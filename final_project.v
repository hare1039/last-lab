==> flow/design.v <==
module pc_instruction(
		input clk,
		input hold,
		input reset,
		output [19:0] instruction
	);
reg [4:0]  pc;
reg [19:0] data [31:0];
assign instruction = data [ pc ];
always @( posedge clk )begin
	if ( reset )begin
		pc <= 0;
		data[0]  <= 20'b00001111111101111110;  
		data[1]  <= 20'b00110000000010001111;  
		data[2]  <= 20'b00110000001000011011;  
		data[3]  <= 20'b00100000000000000010;  
		data[4]  <= 20'b00000000000000000000;  
		data[5]  <= 20'b00110000000111111010;  
		data[6]  <= 20'b00000000000000000000;  
		data[7]  <= 20'b00110000001100100111;  
		data[8]  <= 20'b01000000000000000001;  
		data[9]  <= 20'b11100000000000000011;  
		data[10] <= 20'b00000000000000000000;  
		data[11] <= 20'b11000000000000000010;  
		data[12] <= 20'b10000000001000000000;  
		data[13] <= 20'b10100000001000000011;  
		data[14] <= 20'b01010000001100001010;  
		data[15] <= 20'b00000000000000000000;  
		data[16] <= 20'b00000000000000000000;  
		data[17] <= 20'b11100000001100000000;  
		data[18] <= 20'b00000000000000000000;  
		data[19] <= 20'b00000000000000000000;  
		data[20] <= 20'b00000000000000000000;  
		data[21] <= 20'b00000000000000000000;  
		data[22] <= 20'b11100000000000000011;  
		data[23] <= 20'b00000000000000000000;  
		data[24] <= 20'b00000000000000000000;  
	end
	else if ( hold )begin
		pc <= pc;
	end
	else if ( pc != 5'd24 )begin
		pc <= pc + 1;
	end
	else begin
		pc <= pc;
	end
end
endmodule
module data_memory(
		input        reset,
		input        clk,
		input        hold,
		input  [1:0] write_id,
		input  [7:0] new_data,
		output [7:0] reg1,
		output [7:0] reg2,
		output [7:0] reg3,
		output [7:0] reg4
	);
	reg    [7:0]  register[3:0];
	assign reg1 = register[0];
	assign reg2 = register[1];
	assign reg3 = register[2];
	assign reg4 = register[3];
	always @ ( negedge clk ) begin
	    if(reset) begin
			register[0] <= 8'd0;
			register[1] <= 8'd0;
			register[2] <= 8'd0;
            register[3] <= 8'd0;
		end
		else if(hold) begin
			register[write_id] <= register[write_id];
		end
		else
			register[write_id] <= new_data;
	end
endmodule
module decode(org, small_code);
    input [3:0] org;
    output[2:0] small_code;
    assign small_code = org[3:1] ;
endmodule  
module full_adder ( in_a, in_b, in_c, out_s, out_c);
    input  in_a, in_b ,in_c;
    output out_c, out_s;
    wire n1, n2, n3;
    xor (n1   , in_a, in_b);
    xor (out_s,   n1, in_c);
    nand(n2   , in_a, in_b);
    nand(n3   ,   n1, in_c);
    nand(out_c,   n3, n2);
endmodule  
module eight_bit_adder( in_a, in_b, out );
    input  [7:0] in_a, in_b;
    output [8:0] out;
    wire   [7:0] carrier;
    full_adder a0(in_a[0], in_b[0],       1'b0, out[0], carrier[0]);
    full_adder a1(in_a[1], in_b[1], carrier[0], out[1], carrier[1]);
    full_adder a2(in_a[2], in_b[2], carrier[1], out[2], carrier[2]);
    full_adder a3(in_a[3], in_b[3], carrier[2], out[3], carrier[3]);
    full_adder a4(in_a[4], in_b[4], carrier[3], out[4], carrier[4]);
    full_adder a5(in_a[5], in_b[5], carrier[4], out[5], carrier[5]);
    full_adder a6(in_a[6], in_b[6], carrier[5], out[6], carrier[6]);
    full_adder a7(in_a[7], in_b[7], carrier[6], out[7], carrier[7]);
    assign out[8] = (~in_a[7] & ~in_b[7] & carrier[6]) | (in_a[7] & in_b[7] & ~carrier[6]);
endmodule  
module toggle_twos_comp (in, out);
    input  [7:0] in;
    output [7:0] out;
    wire   [6:0] connector;
    assign connector[0] = in[0];
    assign connector[1] = in[1] | connector[0];
    assign connector[2] = in[2] | connector[1];
    assign connector[3] = in[3] | connector[2];
    assign connector[4] = in[4] | connector[3];
    assign connector[5] = in[5] | connector[4];
    assign connector[6] = in[6] | connector[5];
    assign out[0] = in[0];
    assign out[1] = (connector[0]) ? ~in[1] : in[1];
    assign out[2] = (connector[1]) ? ~in[2] : in[2];
    assign out[3] = (connector[2]) ? ~in[3] : in[3];
    assign out[4] = (connector[3]) ? ~in[4] : in[4];
    assign out[5] = (connector[4]) ? ~in[5] : in[5];
    assign out[6] = (connector[5]) ? ~in[6] : in[6];
    assign out[7] = (connector[6]) ? ~in[7] : in[7];
endmodule  
module eight_bit_suber ( in_a, in_b, out );  
    input  [7:0] in_a, in_b;
    output [8:0] out;
    wire   [7:0] in_b_invert;
    wire   [8:0] postout;
    toggle_twos_comp inveter(in_b, in_b_invert);
    eight_bit_adder adder(in_a, in_b_invert, postout);
    assign out[7:0] = postout[7:0];
    assign out[8]   = postout[8] & (in_a[7] ^ in_b[7]);
endmodule  
module eight_bit_and(in_a, in_b, out);
    input  [7:0] in_a, in_b;
    output [8:0] out;
    assign out[0] = in_a[0] & in_b[0];
    assign out[1] = in_a[1] & in_b[1];
    assign out[2] = in_a[2] & in_b[2];
    assign out[3] = in_a[3] & in_b[3];
    assign out[4] = in_a[4] & in_b[4];
    assign out[5] = in_a[5] & in_b[5];
    assign out[6] = in_a[6] & in_b[6];
    assign out[7] = in_a[7] & in_b[7];
    assign out[8] = 1'b0;
endmodule  
module eight_bit_or(in_a, in_b, out);
    input  [7:0] in_a, in_b;
    output [8:0] out;
    assign out[0] = in_a[0] | in_b[0];
    assign out[1] = in_a[1] | in_b[1];
    assign out[2] = in_a[2] | in_b[2];
    assign out[3] = in_a[3] | in_b[3];
    assign out[4] = in_a[4] | in_b[4];
    assign out[5] = in_a[5] | in_b[5];
    assign out[6] = in_a[6] | in_b[6];
    assign out[7] = in_a[7] | in_b[7];
    assign out[8] = 1'b0;
endmodule  
module eight_bit_xor(in_a, in_b, out);
    input  [7:0] in_a, in_b;
    output [8:0] out;
    assign out[0] = in_a[0] ^ in_b[0];
    assign out[1] = in_a[1] ^ in_b[1];
    assign out[2] = in_a[2] ^ in_b[2];
    assign out[3] = in_a[3] ^ in_b[3];
    assign out[4] = in_a[4] ^ in_b[4];
    assign out[5] = in_a[5] ^ in_b[5];
    assign out[6] = in_a[6] ^ in_b[6];
    assign out[7] = in_a[7] ^ in_b[7];
    assign out[8] = 1'b0;
endmodule  
module eight_bit_not(in, out);
    input  [7:0] in;
    output [8:0] out;
    assign out[0] = ~in[0];
    assign out[1] = ~in[1];
    assign out[2] = ~in[2];
    assign out[3] = ~in[3];
    assign out[4] = ~in[4];
    assign out[5] = ~in[5];
    assign out[6] = ~in[6];
    assign out[7] = ~in[7];
    assign out[8] = 1'b0;
endmodule  
module alu (in_a, in_b, s_opcode, out_result);
    input [7:0] in_a, in_b;
    input [2:0] s_opcode;
    output[8:0] out_result;
    wire  [8:0] add_result, sub_result, and_result, or_result, xor_result, not_result;
    eight_bit_adder A_A(in_a, in_b, add_result);
    eight_bit_suber S_S(in_a, in_b, sub_result);
    eight_bit_and   N_N(in_a, in_b, and_result);
    eight_bit_or    O_O(in_a, in_b,  or_result);
    eight_bit_xor   X_X(in_a, in_b, xor_result);
    eight_bit_not   T_T(in_a,       not_result);
    assign out_result = (s_opcode == 3'b000)? {1'b0 ,in_a}:
                        (s_opcode == 3'b001 )? add_result  :
                        (s_opcode == 3'b010 )? sub_result  :
                        (s_opcode == 3'b111 )? and_result  :
                        (s_opcode == 3'b110  )? or_result   :
                        (s_opcode == 3'b101 )? xor_result  :
                        (s_opcode == 3'b100 )? not_result  : 8'bxxxx_xxxx;
endmodule  
module final_project(
        input clk,
        input reset,
        output signed [7:0] reg1,
        output signed [7:0] reg2,
        output signed [7:0] reg3,
        output signed [7:0] reg4
    );
    wire [19:0] instruction;
    wire [ 8:0] calc_out_data;
    wire [ 3:0] op_code;
    wire [ 2:0] de_op_code;
    wire [ 7:0] first_num, second_num;
    wire [ 7:0] operand_A, operand_B;
    wire hold_write = (op_code == 4'b0000)? 1 : 0;
    assign op_code    = instruction[19:16];
    assign first_num  = instruction[15: 8];
    assign second_num = instruction[ 7: 0];
    assign operand_A  = (first_num == 8'd0)? reg1:
                        (first_num == 8'd1)? reg2:
                        (first_num == 8'd2)? reg3:
                        (first_num == 8'd3)? reg4: 8'bxxxx_xxxx;
    assign operand_B  = (op_code == 4'b0000)?
                            8'b00000000:
                        (op_code == 4'b0011 || op_code == 4'b0101)?
                            second_num:
                        (second_num == 8'd0)? reg1:
                        (second_num == 8'd1)? reg2:
                        (second_num == 8'd2)? reg3:
                        (second_num == 8'd3)? reg4: 8'bxxxx_xxxx;
    pc_instruction pc_instruction( .clk(clk), .hold(1'b0), .reset(reset), .instruction(instruction) );
    data_memory    data_memory( reset, clk, hold_write, first_num[1:0], calc_out_data[7:0], reg1, reg2, reg3, reg4 );
    decode         decode(op_code, de_op_code);
    alu            alu(operand_A, operand_B, de_op_code, calc_out_data);
endmodule
==> From RTL to reports: final_project <==
The steps from the RTL of final_project to its reports follow in flow order.
Line numbers count from 1 in the design file above.
Operators: Yosys type, input widths -> output width; for muxes data width and select width s.
Library cell names are shortened.
{ "design": {"top_module": "final_project", "clock": "clk", "lib": "sky130hd", "corner": "tt_025C_1v80"} }

==> Elaborated design <==
Yosys after proc, flatten, opt, wreduce and memory -nomap, before mapping. Enables and synchronous resets that opt folds into registers are not counted as muxes. Print and check cells are not counted. Equal cells are merged and count once.
Memory sizes are those after Yosys's memory passes, which may raise the word count (mostly to a power of two), join words into wider ones and drop unused or constant bits.
{ "classes": {"addsub": 1, "eq_ne": 47, "mux": 39, "bitwise": 133, "reduce_logical": 10} }
{ "op_table": {"columns": ["operator", "count"], "rows": [
  ["$pmux 20 s21", 1],
  ["$mux 8", 23],
  ["$eq 5x5->1 const B", 16],
  ["$not 1->1", 51],
  ["$eq 5x4->1 const B", 8],
  ["$and 1x1->1", 38],
  ["$eq 8x2->1 const B", 4],
  ["$xor 1x1->1", 29],
  ["$eq 5x3->1 const B", 4],
  ["$eq 8x1->1 const B", 2],
  ["$logic_not 8->1", 2],
  ["$or 1x1->1", 15],
  ["$mux 1", 14],
  ["$eq 3x3->1 const B", 4],
  ["$reduce_or 11->1", 1],
  ["$eq 5x2->1 const B", 2],
  ["$reduce_or 8->1", 1],
  ["$add 5x1->5 const B", 1],
  ["$eq 5x1->1 const B", 1],
  ["$ne 5x5->1 const B", 1],
  ["$logic_not 5->1", 1],
  ["$eq 4x2->1 const B", 1],
  ["$eq 4x3->1 const B", 1],
  ["$logic_not 4->1", 1],
  ["$eq 3x1->1 const B", 1],
  ["$eq 3x2->1 const B", 1],
  ["$logic_not 3->1", 1],
  ["$ne 2x2->1 const B", 1]
]} }
Other operator kinds: 4; their cells: 4.
{ "bits": {"reg_bits": 5, "ram_bits": 32, "mem_count": 1, "in_bits": 2, "out_inout_bits": 32, "wordCells": 232} }
{ "mem_list": {"columns": ["name", "size", "width", "line_no", "rtl"], "rows": [
  ["data_memory.register", 4, 8, 61, "reg [7:0] register[3:0];"]
]} }

==> Longest topological paths <==
Yosys ltp: most cells in a row. Word level: on the elaborated netlist, between registers, memories and ports. Mapped: between sequential cells and ports; inverters and the memories' decode and read muxes count.
{ "logic_depth": {"ltp_word": 45, "ABC_AREA": 0, "ltp_mapped": 25, "mapped_depth_nobuf": 24} }

==> After synthesis <==
Yosys stat after the flow's synthesis: flattened, memories mapped to cells. It holds for the ABC_AREA given above (unset counts as 0); a run with the other value may have another netlist.
{ "by_type": {"columns": ["cell", "count", "area_total_um2"], "rows": [
  ["edfxtp_1", 32, 960.922],
  ["ha_1", 27, 337.824],
  ["fa_1", 12, 240.23],
  ["nor2_1", 52, 195.187],
  ["mux2i_1", 18, 180.173],
  ["a21oi_1", 26, 130.125],
  ["nand2_1", 33, 123.869],
  ["inv_1", 29, 108.854],
  ["dfxtp_1", 5, 100.096],
  ["o21ai_0", 18, 90.086],
  ["nor3_1", 16, 80.077],
  ["nand2b_1", 12, 75.072],
  ["a211oi_1", 8, 60.058],
  ["buf_6", 5, 56.304],
  ["o221ai_1", 6, 52.55],
  ["buf_2", 10, 50.048],
  ["a221oi_1", 5, 43.792],
  ["or2_2", 7, 43.792]
]} }
Other cell types: 55; their cells: 114.
{ "mapped": {"cell_count": 435, "yosys_area_mm2": 0.00389, "seq_area_mm2": 0.001061, "ff_cells": 37, "buf_cells": 25} }
By module: a second synthesis without flattening, with its own total; a netlist apart from the flattened one above.
{ "hier_totals": {"hier_cells": 466, "hier_area_mm2": 0.0043266} }
Each row is one instance without its submodules.
{ "modules": {"columns": ["module", "n_inst", "cells", "mod_area_mm2", "mod_seq_area_mm2"], "rows": [
  ["data_memory", 1, 78, 0.0012937, 0.0009609],
  ["pc_instruction", 1, 116, 0.0008646, 0.0001001],
  ["final_project", 1, 107, 0.0007645, 0],
  ["alu", 1, 81, 0.0006306, 0],
  ["full_adder", 16, 1, 0.00002, 0],
  ["toggle_twos_comp", 1, 15, 0.0001176, 0],
  ["eight_bit_xor", 1, 10, 0.0000813, 0],
  ["eight_bit_and", 1, 10, 0.0000613, 0],
  ["eight_bit_or", 1, 10, 0.0000613, 0],
  ["eight_bit_adder", 2, 4, 0.0000263, 0],
  ["eight_bit_not", 1, 10, 0.0000413, 0],
  ["decode", 1, 3, 0.0000225, 0],
  ["eight_bit_suber", 1, 2, 0.000015, 0]
]} }

Subject: flow runs of final_project

Hi,

Record of 2 stored runs of the RTL-to-layout flow on final_project, platform sky130hd. The runs are unordered. Constraints: input delay and output delay 20% of the set period each, output load 0.01 pF.
"power consumption" is the tool's figure for a default switching activity; nothing was simulated.

==> record 1: settings <==
{ "period_ns": 8.04, "CORE_UTILIZATION": 19, "SETUP_SLACK_MARGIN": 1.91, "CORE_ASPECT_RATIO": 1.05, "CTS_CLUSTER_DIAMETER": 129, "SLEW_MARGIN": 30, "MAX_ROUTING_LAYER": "met4", "CAP_MARGIN": 20, "CORE_MARGIN": 2 }
==> record 1: results <==
power consumption: 1.588 mW
final worst hold slack: 661 ps
area of the die: 0.0216343 sq mm
utilization after layout: 0.335
setup slack of the critical path: -1200 ps
standard-cell area after layout: 0.0067027 sq mm
mapped cell area after synthesis: 0.00389 sq mm
total negative setup slack: -15108 ps

==> record 2: settings <==
{ "period_ns": 11.7, "CORE_UTILIZATION": 27, "CAP_MARGIN": 20, "CORE_MARGIN": 2, "SLEW_MARGIN": 20 }
==> record 2: results <==
power consumption: 0.8809 mW
final worst hold slack: 550 ps
area of the die: 0.0153834 sq mm
utilization after layout: 0.357
setup slack of the critical path: 195 ps
standard-cell area after layout: 0.0049998 sq mm
mapped cell area after synthesis: 0.00389 sq mm
total negative setup slack: 0 ps

Regards
